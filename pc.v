==> flow/design.v <==
module PC(clk  , instruction ,  zero , branch , jump , pc );
input clk ;
input[31:0] instruction ;
reg[31:0] npc;
input zero ;
input jump ;
input branch ;
wire[31:0] pcInc;
wire[31:0] Branch1 ;
wire[15:0] address;
wire[31:0] branchAdd;
reg[31:0] mux1; 
wire select1 ;
wire[31:0] jumpAdd ;
output [31:0] pc ;
reg [31:0] pc ;
assign select1 = branch & zero ;
assign pcInc = pc + 4 ;
assign address = instruction[15:0];
assign Branch1 =  {{16{address[15]}},address[15:0]} ;    
assign branchAdd = pcInc + ( branch << 2 ) ;
always@( branchAdd or pcInc or select1  ) 
begin
    if ( select1 == 1 )
        mux1 = branchAdd ;
    else
        mux1 = pcInc ;
end
assign jumpAdd = ( instruction[25:0] << 2 );
always@ ( jump or jumpAdd or mux1 )
begin
    if ( jump == 1 ) 
        npc = jumpAdd ;
    else
        npc = mux1;
end
always @(posedge clk )
    pc <= npc;
endmodule
### Step by step through the tools: PC

What the tools print for PC, step after step.
Line numbers count from 1 in the design file above.
A cell with -- has no value.

| inputs | value |
|---|---|
| design top | PC |
| clock | clk |
| library | sky130hd |
| library corner | tt_025C_1v80 |

### After elaboration

Yosys after proc, flatten, opt, wreduce and memory -nomap, before mapping. Memory bits, and registers merged into a memory's read port (data or address), are not among the register bits. Print and check cells are not counted. Equal cells are merged and count once.

| storage and ports | value |
|---|---|
| bits in registers | 32 |
| bits in latches | 0 |
| bits in writable memories | 0 |
| bits in read-only memories | 0 |
| word width x clocked read ports | 0 |
| memory cells | 0 |
| output and inout bits | 32 |
| cells after elaboration | 7 |

| operators by class | value |
|---|---|
| $add $sub $neg | 2 |
| multipliers | 0 |
| divide/modulo/power cells | 0 |
| $lt $le $gt $ge | 0 |
| equality and inequality tests | 0 |
| shift-type cells | 0 |
| mux-type cells | 2 |
| bitwise logic cells | 1 |
| reduce/logical cells | 0 |

Operator list:

| operator | number |
|---|---|
| adder 32 x 3 -> 32 bit | 1 |
| adder 32 x 3 -> 32 bit with constant B | 1 |
| two-way mux 32 bit | 1 |
| two-way mux 28 bit | 1 |
| bitwise AND 1 bit | 1 |

### Longest topological paths

Depth = most cells in a row (Yosys ltp): at word level without a register or memory, in the mapped netlist without a sequential cell, where the memories' decode and read muxes count.

| logic depth | value |
|---|---|
| depth after elaboration | 4 |
| ABC_AREA | 0 |
| gate-level depth with buffers | 11 |
| gate-level depth less buffers | 10 |

### After synthesis

Yosys stat after the flow's synthesis: flattened, memories mapped to cells. It holds for the ABC_AREA given above (unset counts as 0); a run with the other value may have another netlist.
The area totals of this step are shown rounded.

| synthesis totals | value |
|---|---|
| standard cells after synthesis | 302 |
| cell area after synthesis | 0.0023 mm^2 |
| sequential part of the area | 0.0006 mm^2 |
| flip-flop cells | 30 |
| buffers | 21 |

Cells by type:

| cell | number |
|---|---|
| sky130_fd_sc_hd__dfxtp_1 | 30 |
| sky130_fd_sc_hd__xnor2_1 | 31 |
| sky130_fd_sc_hd__nand2_1 | 42 |
| sky130_fd_sc_hd__o21ai_0 | 25 |
| sky130_fd_sc_hd__xor2_1 | 12 |
| sky130_fd_sc_hd__nand3_1 | 13 |
| sky130_fd_sc_hd__nor3_1 | 12 |
| sky130_fd_sc_hd__buf_2 | 10 |
| sky130_fd_sc_hd__nand4_1 | 8 |
| sky130_fd_sc_hd__nor2_1 | 13 |
| sky130_fd_sc_hd__a21oi_1 | 8 |
| sky130_fd_sc_hd__ha_1 | 3 |
| sky130_fd_sc_hd__nand4_2 | 3 |
| sky130_fd_sc_hd__and4_1 | 4 |
| sky130_fd_sc_hd__mux2_2 | 3 |
| sky130_fd_sc_hd__inv_1 | 8 |
| sky130_fd_sc_hd__a2111oi_4 | 1 |
| sky130_fd_sc_hd__nand4b_1 | 3 |

Not listed: further types 41, cells in them 73.

### Timing after synthesis

Source: OpenSTA report_checks on the synthesized netlist (no wires, ideal clock, input and output delay 20% of the period each), path of least setup slack; recovery checks are left aside. Register names are those of the netlist, which keeps one name where synthesis merged equal registers.

| timing path after synthesis | value |
|---|---|
| path type | register to register |
| start point | reg pc[3] |
| end point | reg pc[28] |
| period | 3270 ps |
| library setup time | 127 ps |
| arrival | 2686 ps |
| setup slack | 456 ps |
| path delay | 2813 ps |
| stages | 11 |
| path buffers | 1 |
| synthesis period reached | 2814 ps |

"path delay" = arrival - input delay + setup time.
"stages" counts driving pins, that of a launching flip-flop among them; a cell with two outputs on the path counts twice.
"synthesis period reached" is the clock period less the worst setup slack; recovery checks do not enter. This is arithmetic on one report: input and output delays are still those of the set period (20% each).
The rows between start and end are the longest chain of elaborated cells between them; the timing report does not say that the signal goes this way. Where chains are equally long, one stands for them.
Each line given opens the expression or statement behind the cell; cells for indexed reads and writes are added by Yosys, which also makes memories of some case tables.

| on the way, after synthesis | value |
|---|---|
| cells stage by stage | sky130_fd_sc_hd__dfxtp_1 -> sky130_fd_sc_hd__ha_1 -> sky130_fd_sc_hd__buf_2 -> sky130_fd_sc_hd__and4b_1 -> sky130_fd_sc_hd__a31oi_1 -> sky130_fd_sc_hd__o32ai_1 -> sky130_fd_sc_hd__nand3_2 -> sky130_fd_sc_hd__or4_4 -> sky130_fd_sc_hd__a2111oi_4 -> sky130_fd_sc_hd__xnor2_1 -> sky130_fd_sc_hd__nor2_1 |
| length of the longest elaborated chain | 3 |

RTL lines, path after synthesis:

| item | line | RTL |
|---|---|---|
| from (decl) | 15 | `output [31:0] pc ;` |
| from (assign) | 38 | `pc <= npc;` |
| adder 32 x 3 -> 32 bit | 18 | `assign pcInc = pc + 4 ;` |
| adder 32 x 3 -> 32 bit | 21 | `assign branchAdd = pcInc + ( branch << 2 ) ;` |
| two-way mux 32 bit | 24 | `if ( select1 == 1 )` |
| to (assign) | 38 |  |
| to (decl) | 15 |  |

Subject: flow runs of PC

Hi,

Design PC on sky130hd. What follows are 2 stored runs of the flow, each under its own settings; their order means nothing. The constraints put input and output delay at 20% of the set period each and load the outputs with 0.01 pF.
Settings: -- = not set for that run.

| run name | period_ns | CORE_UTILIZATION | PLACE_DENSITY_LB_ADDON | CORE_ASPECT_RATIO | CELL_PAD_IN_SITES_GLOBAL_PLACEMENT | CELL_PAD_IN_SITES_DETAIL_PLACEMENT | ABC_AREA | CTS_CLUSTER_SIZE | SLEW_MARGIN | MIN_ROUTING_LAYER | CAP_MARGIN | CORE_MARGIN | SETUP_SLACK_MARGIN | GPL_TIMING_DRIVEN | GPL_ROUTABILITY_DRIVEN | MAX_ROUTING_LAYER |
|---|---|---|---|---|---|---|---|---|---|---|---|---|---|---|---|---|
| stored run 1 | 2.14 | 69 | 0.08 | 0.7 | 3 | 0 | 0 | 44 | 5 | met2 | 20 | 2 | -- | -- | -- | -- |
| stored run 2 | 3.06 | 64 | 0.07 | -- | -- | 1 | -- | -- | 20 | -- | 20 | 4 | -0.29 | 1 | 1 | met5 |

Stored run 1: not finished: placement ended with error FLW-0024
Stored run 2: not finished: placement ended with error DPL-0033

Regards
